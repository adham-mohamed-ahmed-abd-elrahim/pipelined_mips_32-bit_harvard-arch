==> flow/design.v <==
module decode_stage 
#(parameter instr_width=32 , data_width=32,pc_source_width=2 ,op_width=5)
(
    input clk ,
    input reset,
    input Forward_A_D,
    input Forward_B_D,
    input jmp,branch,
    input [data_width-1:0] alu_out_m,
    input [instr_width-1:0] instruction ,
    input [instr_width-1:0] pcplus4,
    input [data_width-1:0] result_w , 
    input [op_width-1:0] write_reg_w,
    input reg_write_w,  
    output [data_width-1:0] rd1,  
    output [data_width-1:0] rd2, 
    output [instr_width-1:0] pc_branch_d ,
    output [pc_source_width-1:0] pc_src_d,
    output [instr_width-1:0] sign_extended_d, 
    output [op_width-1:0] rsd,
    output [op_width-1:0] rtd,
    output [op_width-1:0] rde
);
wire [instr_width-1:0] sign_extended;  
wire [instr_width-1:0] sign_extended_shifted;  
wire [data_width-1:0] rd1_out;
wire [data_width-1:0] rd2_out;
wire branch_and_equal;
wire equal;
assign sign_extended_d=sign_extended;
assign rsd=instruction[25:21];
assign rtd=instruction[20:16];
assign rde=instruction[15:11];
assign pc_src_d={jmp,branch_and_equal};
assign equal = (rd1_out==rd2_out) ? 1'b1:1'b0 ;
assign branch_and_equal=equal&&branch;
 Reg_file #(.width (32),.depth(32),.op_width(5)) reg_file
(.clk(clk),
 .reset(reset) ,
 .WE(reg_write_w) ,  
.R_op1(instruction[25:21]), 
 .R_op2(instruction[20:16]),  
 .W_op(write_reg_w),  
 .W_data(result_w),  
.RD1(rd1),  
.RD2(rd2)  
);
mux  #(.width(32)) rd1_forward
(.in_0(rd1),
.in_1(alu_out_m),
 .sel(Forward_A_D),
 .out(rd1_out) 
);
mux  #(.width(32)) rd2_forward
(.in_0(rd2),
 .in_1(alu_out_m),
 .sel(Forward_B_D),
 .out(rd2_out) 
);
sign_extention #(.in_width(16),.out_width(32)) sign_exten
( .in(instruction[15:0]),
  .out(sign_extended) 
);
adder #(.width(32)) pc_bracnh_adder
( .in_0(sign_extended_shifted),
.in_1(pcplus4),
 .out(pc_branch_d) 
);
shift_left #(.width(32)) shft_lft
( .in(sign_extended),
  .out(sign_extended_shifted)
);
endmodule
module Reg_file 
#(parameter width =32,depth=32,op_width=5)
(input clk,
input reset ,
input WE ,  
input [op_width-1:0] R_op1, 
input [op_width-1:0] R_op2,  
input [op_width-1:0] W_op,  
input  [width-1:0] W_data,  
output [width-1:0] RD1,  
output [width-1:0] RD2  
);
integer  i;
reg [width-1:0] reg_mem [0:depth-1];  
assign RD1=reg_mem[R_op1];
assign RD2=reg_mem[R_op2];
always @ (negedge clk ,negedge reset ) begin
    if(!reset) begin
        for (i=0;i<depth;i=i+1)begin
            reg_mem[i]<={width{1'b0}};
            end
        end
        else if(WE==1'b1) begin
         reg_mem[W_op]<=W_data;
            end 
    end
endmodule 
module adder
#(parameter width =32)
(input [width-1:0] in_0,
input [width-1:0] in_1,
output [width-1:0] out 
);
assign out = in_0+in_1 ;
endmodule
module mux 
#(parameter width =32)
(input [width-1:0] in_0,
input [width-1:0] in_1,
input sel,
output [width-1:0] out 
);
assign out = (sel==1'b1) ? in_1 : in_0 ;
endmodule
module shift_left
#(parameter width=32)
(input [width-1:0] in,
output reg [width-1:0] out
);
always @(*)begin
out=(in<<2);  
end
endmodule
module sign_extention
#(parameter in_width=16,out_width=32)
(input [in_width-1:0] in,
output reg  [out_width-1:0] out 
);
always @ (*)begin
   out ={{in_width{in[in_width-1]}},in};
end
endmodule 
Tool chain data of decode_stage
Tool output for the design above, in the order of the flow.
Line numbers count from 1 in the design file above.
Operators: Yosys type, input widths -> output width; for muxes data width and select width s.
The mark - stands for no value.

design
  top = decode_stage
  clock input = clk
  cell library = sky130hd
  corner = tt_025C_1v80

Word level
Yosys after proc, flatten, opt, wreduce and memory -nomap, before mapping. Enables and synchronous resets that opt folds into registers are not counted as muxes. Print and check cells are not counted. Equal cells are merged and count once.

bit counts
  memories = 0
  bits in latches = 0
  register bits = 1024
  word width x clocked read ports = 0
  word-level cells = 168
  ROM bits = 0
  output and inout bits = 145
  bits in writable memories = 0

operators by class
  bitwise gates (word level) = 0
  reductions and logical operators = 36
  multiply operators = 0
  eq/ne operators = 94
  $lt $le $gt $ge = 0
  add/sub/neg operators = 1
  divide/modulo/power cells = 0
  muxes and demuxes = 5
  shifts and indexed selects = 0

operators by type and width
  cell                count
  $pmux 32 s32        2
  $eq 5x5->1 const B  48
  $eq 5x4->1 const B  24
  $reduce_and 2->1    32
  $mux 32             2
  $eq 5x3->1 const B  12
  $add 32x32->32      1
  $eq 32x32->1        1
  $eq 5x2->1 const B  6
  $eq 5x1->1 const B  3
  $logic_not 5->1     3
  $logic_and 1x1->1   1
  $mux 1              1

Longest topological paths
Depth = most cells in a row (Yosys ltp): at word level without a register or memory, in the mapped netlist without a sequential cell, where the memories' decode and read muxes count.

logic depth
  word-level depth = 6
  ABC_AREA = 0
  mapped depth = 17

Mapped cells and area
Yosys stat after the flow's synthesis: flattened, memories mapped to cells. It holds for the ABC_AREA given above (unset counts as 0); a run with the other value may have another netlist.
Totals and module areas in this step are rounded.

mapped netlist
  area of sequential cells = 26000 um^2
  mapped area = 56000 um^2
  flip-flop cells = 1024
  cells in the netlist = 5187

cell types
  cell                        count
  sky130_fd_sc_hd__dfrtn_1    1024
  sky130_fd_sc_hd__mux2_2     1030
  sky130_fd_sc_hd__a22oi_1    394
  sky130_fd_sc_hd__nand3_1    438
  sky130_fd_sc_hd__and3_1     314
  sky130_fd_sc_hd__clkbuf_1   354
  sky130_fd_sc_hd__nand4_1    181
  sky130_fd_sc_hd__a2111oi_0  91
  sky130_fd_sc_hd__nand2_1    192
  sky130_fd_sc_hd__nor2_1     155
  sky130_fd_sc_hd__a221oi_1   65
  sky130_fd_sc_hd__xnor2_1    58
  sky130_fd_sc_hd__buf_2      91
  sky130_fd_sc_hd__nor4_1     70
  sky130_fd_sc_hd__buf_4      55
  sky130_fd_sc_hd__a22o_1     47
  sky130_fd_sc_hd__ha_1       29
  sky130_fd_sc_hd__a21oi_1    72

Not listed: further types 65, cells in them 527.
By module: a second synthesis without flattening, with its own total; a netlist apart from the flattened one above.

unflattened totals
  cell total of the unflattened synthesis = 4795
  area (unflattened synthesis) = 55000 um^2

Each row is one instance without its submodules.

by module
  module                 cells  instances  area (um^2)  sequential area (um^2)
  Reg_file               4365   1          52000        26000
  adder (width=32)       232    1          1700         0.0
  mux (width=32)         36     2          540          0.0
  decode_stage           61     1          480          0.0
  shift_left (width=32)  33     1          240          0.0
  sign_extention         32     1          240          0.0

--- measured runs ---
Below are 2 stored runs of the flow (Yosys, OpenROAD; platform sky130hd) on decode_stage, each with its settings and what was measured, unordered. Constraints: input delay and output delay 20% of the set period each, output load 0.01 pF.
"total power of the final layout": no workload was simulated; the value follows from the tool's default switching activity.
Measured values are rounded.
Settings: n/a = not set for that run.

item                                    run 1   run 2
period_ns                               7.09    16.4
CAP_MARGIN                              20      20
CORE_MARGIN                             2       2
CORE_UTILIZATION                        40      25
SLEW_MARGIN                             20      20
SETUP_SLACK_MARGIN                      n/a     -1.17
PLACE_DENSITY_LB_ADDON                  n/a     0.3
CELL_PAD_IN_SITES_DETAIL_PLACEMENT      n/a     0
GPL_ROUTABILITY_DRIVEN                  n/a     1
MIN_ROUTING_LAYER                       n/a     met1
MAX_ROUTING_LAYER                       n/a     met4
std-cell area (final layout) (um^2)     81000   67000
final design utilization                0.58    0.3
die area (um^2)                         140000  230000
worst setup slack after layout (ps)     -1900   -190
total power of the final layout (µW)    20000   7900
worst hold slack (ps)                   470     460
setup total negative slack (ps)         -19000  -190
area of the synthesized netlist (um^2)  56000   56000
--- end ---
